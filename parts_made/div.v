==> flow/design.v <==
module div(
    input wire clk,
    input wire reset,
    input wire div_ctrl,  
    input wire [31:0] a,
    input wire [31:0] b,
    output reg [31:0] resto,
    output reg [31:0] quociente,
    output reg DIVQ  
);
    reg [31:0] aux_a;
    reg [31:0] aux_b;
    reg [31:0] comp_b;
    reg sinal_a;
    reg sinal_b;
    reg div_start;
    reg div_end;
    reg [31:0] aux_quociente;
    reg [31:0] aux_resto;
    reg [32:0] aux_diff;
    integer counter_div;
    always @(posedge clk)begin
        if(div_ctrl == 1'b0)begin
            sinal_a = 1'b0;  
            sinal_b = 1'b0;  
            div_start = 1'b0;
            DIVQ = 1'b0;
            div_end = 1'b0;
            aux_quociente = 32'b0;
            aux_resto = 32'b0;
            aux_diff = 33'b0;
            counter_div = 31;
            quociente = 32'b0;
            resto = 32'b0;
        end
        if (div_ctrl == 1'b1)
            begin
                if (reset)
                begin
                    quociente = 32'b0;
                    resto = 32'b0;
                    DIVQ = 1'b0;
                    div_start = 1'b0;
                    div_end = 1'b1;
                    sinal_a = 1'b0;
                    sinal_b = 1'b0;
                    aux_quociente = 32'b0;
                    aux_resto = 32'b0;
                    aux_diff = 32'b0;
                    counter_div = 0;
                end
                if (!div_end)
                begin
                    if (!div_start)
                    begin
                        if (b == 32'b0)
                        begin
                            DIVQ = 1'b1;
                            div_end = 1'b1;
                        end
                        else
                        begin 
                            if (a[31])
                            begin
                                aux_a = (~a + 1'b1);
                                sinal_a = 1'b1;
                            end
                            else
                            begin
                                aux_a = a; 
                            end
                            if (b[31])
                            begin
                                aux_b = (~b + 1'b1);
                                sinal_b = 1'b1;
                            end
                            else
                            begin
                                aux_b = b; 
                            end
                        end
                        div_start = 1'b1;
                    end
                    if (div_start)
                    begin
                        aux_resto = aux_resto << 1; 
                        aux_resto[0] = aux_a[counter_div];
                        comp_b = (~aux_b + 1'b1);
                        aux_diff = aux_resto + comp_b; 
                        if (aux_diff[32]) 
                        begin
                            aux_resto = aux_diff[31:0];
                        end
                        aux_quociente[counter_div] = aux_diff[32]; 
                        counter_div = counter_div - 1;
                        if (counter_div == -1)
                        begin
                            if (sinal_a ^ sinal_b)  
                            begin
                                quociente = (~aux_quociente + 1'b1);
                            end
                            else
                            begin
                                quociente = aux_quociente;
                            end
                            if (sinal_a)
                            begin
                                resto = (~aux_resto + 1'b1);
                            end
                            else
                            begin
                                resto = aux_resto;
                            end
                            div_end = 1'b1;
                        end
                    end
                end
            end
        end
endmodule
======== Step by step through the tools: div ========
The steps from the RTL of div to its reports follow in flow order.
Lines are those of the file above, counted from 1.
Operators: Yosys type, input widths -> output width; for muxes data width and select width s.
Library cell names are shortened.
Not given: -
inputs
  top module .............................. div
  clock input ............................. clk
  standard-cell library ................... sky130hd
  corner .................................. tt_025C_1v80

======== After elaboration ========
Counts by Yosys on the flattened word-level netlist (proc, flatten, opt, wreduce; memories kept). Register bits leave out memories and registers merged into their read ports (data or address). Print and check cells are left out. Cells with the same type and inputs are merged into one.
storage and ports
  flip-flop bits (word level) ............. 229
  bits in latches ......................... 0
  memory bits (writable) .................. 0
  memory bits (read-only) ................. 0
  clocked read ports x word width ......... 0
  memories ................................ 0
  input port bits ......................... 67
  output and inout bits ................... 65
operators by class
  $add $sub $neg .......................... 8
  $mul .................................... 0
  divide/modulo/power cells ............... 0
  $lt $le $gt $ge ......................... 0
  equal/unequal tests ..................... 1
  shift-type cells ........................ 3
  muxes and demuxes ....................... 86
  bitwise operators ....................... 10
  reduce/logical cells .................... 2
operators with widths
  cell                     count
  $mux 32                  46
  $not 32->32              6
  $add 32x1->32 const B    5
  $mux 1                   40
  $shift 1x33->32          1
  $shift 1x33->32 const A  1
  $add 32x32->33           1
  $neg 32->33              1
  $eq 32x1->1 const B      1
  $sub 32x2->32 const B    1
  $and 32x32->32           1
  $or 32x32->32            1
  $shiftx 32x32->1         1
  $logic_not 32->1         1
  $reduce_and 2->1         1
  $xor 1x1->1              1
  $not 1->1                1

======== Logic depth ========
Depth = most cells in a row (Yosys ltp): at word level without a register or memory, in the mapped netlist without a sequential cell, where the memories' decode and read muxes count.
depth
  word-level depth ........................ 21
  ABC_AREA ................................ 0
  depth in mapped cells ................... 40
  mapped depth without buffers ............ 34

======== Mapped cells and area ========
The flow's flattened synthesis, as Yosys stat reports it; memories are mapped. The netlist is that of the ABC_AREA named above (0 if unset); the other value can give another one.
Totals and module areas in this step are rounded.
cells by type
  type      count  area in all (um2)
  dfxtp_1   164    3.28E+03
  edfxtp_1  64     1.92E+03
  nand2_1   265    994.704
  xnor2_1   110    963.424
  nor2_1    249    934.646
  o21ai_0   172    860.826
  a21oi_1   135    675.648
  xor2_1    76     665.638
  mux2i_1   53     530.509
  ha_1      38     475.456
  clkbuf_1  104    390.374
  nor3_1    66     330.317
  o31ai_1   36     270.259
  nor4_1    43     269.008
  nand3_1   51     255.245
  and2_1    38     237.728
  or3_1     34     212.704
  inv_1     54     202.694
Other cell types: 80; their cells: 486.
mapped netlist
  cells in the netlist .................... 2,238
  mapped area ............................. 17,380 um2
  sequential area ......................... 5,205 um2
  flip-flops .............................. 228
  buffers ................................. 154

======== Timing after synthesis ========
Path of least setup slack by OpenSTA after synthesis, without wires, with an ideal clock, recovery checks aside; 20% of the period is set as input and as output delay. Where synthesis merged equal registers, the netlist keeps one of their names.
timing path post-synthesis
  path kind ............................... input -> register
  start ................................... in reset
  end ..................................... reg resto[26]
  clock period ............................ 13.9 ns
  time at the first pin ................... 2.780 ns
  arrival time ............................ 11.793 ns
  data required time ...................... 13.783 ns
  setup slack ............................. 1.990 ns
  path delay .............................. 9.130 ns
  driving pins on the path ................ 40
  buffers on the path ..................... 12
  synthesis period reached ................ 11.91 ns
"path delay" = arrival - input delay + setup time.
"driving pins on the path": output pins that drive a net of the path, with the launching flip-flop's if there is one; two outputs of one cell count as two.
"synthesis period reached" = period - worst setup slack (recovery checks aside). The figure is calculated, with input and output delays left at 20% of the set period.
The rows between start and end are the longest chain of elaborated cells between them; the timing report does not say that the signal goes this way. Where chains are equally long, one stands for them.
A line is the first line of the expression or statement that the cell stems from. Yosys adds cells for indexed reads and writes and turns some case tables into memories.
At most two assigning lines are given for a register; there are more.
on the way, post-synthesis
  path through ............................ buf_2 -> nor2b_1 -> buf_2 -> buf_2 -> clkbuf_1 -> nand2_1 -> nand2_1 -> clkbuf_1 -> clkbuf_1 -> clkbuf_1 -> clkbuf_1 -> clkbuf_1 -> nor2_1 -> a21oi_1 -> ha_1 -> nand2_1 -> nor3_1 -> nor3b_1 -> [4 not listed] -> ha_1 -> a21oi_1 -> nor2b_1 -> o21a_1 -> o21ai_0 -> nand2b_1 -> nor2_1 -> clkbuf_1 -> clkbuf_1 -> clkbuf_1 -> mux2i_1 -> ha_1 -> o221a_2 -> nand4b_1 -> o41ai_1 -> nand2_1 -> xor2_1 -> a22o_1
  cells in the longest elaborated chain ... 19
  elaborated cells between the ends (all ways) .. 40
  source lines of those cells ............. 15
RTL lines, path post-synthesis
  element          line  text
  start, declared  3     input wire reset,
  $mux 1           38    if (reset)
  $mux 1           36    if (div_ctrl == 1'b1)
  $mux 32          54    if (!div_start)
  $mux 32          52    if (!div_end)
  $mux 32          36
  $not 32->32      88    comp_b = (~aux_b + 1'b1);
  $add 32x1->32    88
  [5 not listed]   -
  $not 32->32      108   resto = (~aux_resto + 1'b1);
  $add 32x1->32    108
  $mux 32          106   if (sinal_a)
  $mux 32          96    if (counter_div == -1)
  $mux 32          84    if (div_start)
  $mux 32          52
  $mux 32          36
  end, assigned    108
  end, assigned    112   resto = aux_resto;
  end, declared    7     output reg [31:0] resto,

======== Path in the finished layout ========
Path of least setup slack in the final report of flow run 2 (OpenROAD, finished layout, wires in). Where an end is a register, its clock arrival counts in the times.
timing path post-layout
  path kind ............................... input -> register
  start ................................... in b[7]
  end ..................................... reg resto[1]
  clock period ............................ 8.95 ns
  time at the first pin ................... 1.79 ns
  arrival time ............................ 10.70 ns
  data required time ...................... 9.49 ns
  setup slack ............................. -1.20 ns
  driving pins on the path ................ 29
  buffers on the path ..................... 2
The rows between start and end are the longest chain of elaborated cells between them; the timing report does not say that the signal goes this way. Where chains are equally long, one stands for them.
At most two assigning lines are given for a register; there are more.
on the way, post-layout
  path through ............................ clkdlybuf4s50_1 -> nor3_2 -> nand3_1 -> or2_2 -> o21ai_0 -> xor2_1 -> o21ai_2 -> nor2_2 -> nand4_1 -> or2_4 -> or3_4 -> nor3_4 -> nand2_1 -> xor2_2 -> ha_1 -> nor2b_1 -> o21a_1 -> o21ai_4 -> nor2b_4 -> nand2_4 -> clkbuf_16 -> or3_1 -> o21ai_4 -> a21oi_4 -> ha_4 -> nor2_1 -> a211oi_1 -> a31oi_1 -> nor2_1
  cells in the longest elaborated chain ... 21
  elaborated cells between the ends (all ways) .. 31
  source lines of those cells ............. 14
RTL lines, path post-layout
  element          line  text
  start, declared  6     input wire [31:0] b,
  $not 32->32      74    aux_b = (~b + 1'b1);
  $add 32x1->32    74
  $mux 32          72    if (b[31])
  $mux 32          56    if (b == 32'b0)
  $mux 32          54    if (!div_start)
  $mux 32          52    if (!div_end)
  $mux 32          36    if (div_ctrl == 1'b1)
  [7 not listed]   -
  $not 32->32      108   resto = (~aux_resto + 1'b1);
  $add 32x1->32    108
  $mux 32          106   if (sinal_a)
  $mux 32          96    if (counter_div == -1)
  $mux 32          84    if (div_start)
  $mux 32          52
  $mux 32          36
  end, assigned    108
  end, assigned    112   resto = aux_resto;
  end, declared    7     output reg [31:0] resto,

FLOW RESULTS
============

div through Yosys and OpenROAD on sky130hd: 2 stored runs, unordered, with their settings and measured results. The constraints put input and output delay at 20% of the set period each and load the outputs with 0.01 pF.
"period achieved" means the clock period less the worst setup slack. The figure is calculated, with input and output delays left at 20% of the set period.
"time on the worst setup path" is the time allowed to the run's worst setup path (the clock period less input and output delay, where it has them) less its slack. Clock arrival times count: a late capture clock shortens it, a late launch clock lengthens it.
"power": no workload was simulated; the value follows from the tool's default switching activity.
Results are given in rounded form.

---- flow run 1 ----
settings
  period_ns = 8.12
  CORE_UTILIZATION = 71
  PLACE_DENSITY_LB_ADDON = 0.23
  MAX_ROUTING_LAYER = met5
  CAP_MARGIN = 20
  CORE_MARGIN = 2
  SLEW_MARGIN = 20
results
  no results, routing failed with GRT-0116

---- flow run 2 ----
settings
  period_ns = 8.95
  CORE_UTILIZATION = 40
  SETUP_SLACK_MARGIN = -0.24
  PLACE_DENSITY = 0.58
  CORE_ASPECT_RATIO = 1.21
  CELL_PAD_IN_SITES_DETAIL_PLACEMENT = 2
  ABC_AREA = 0
  GPL_TIMING_DRIVEN = 0
  CAP_MARGIN = 20
  CORE_MARGIN = 2
  SLEW_MARGIN = 20
results
  synthesis area .......................... 17,380 um2
  area inside the die boundary ............ 45,140 um2
  standard-cell area after layout ......... 22,290 um2
  final design utilization ................ 51.6 %
  worst slack on setup checks ............. -1.204 ns
  worst hold slack in the final report .... 0.473 ns
  power ................................... 3,467 uW
  period achieved ......................... 10.154 ns
  time on the worst setup path ............ 8.36 ns
  kind of the worst setup path ............ input -> register
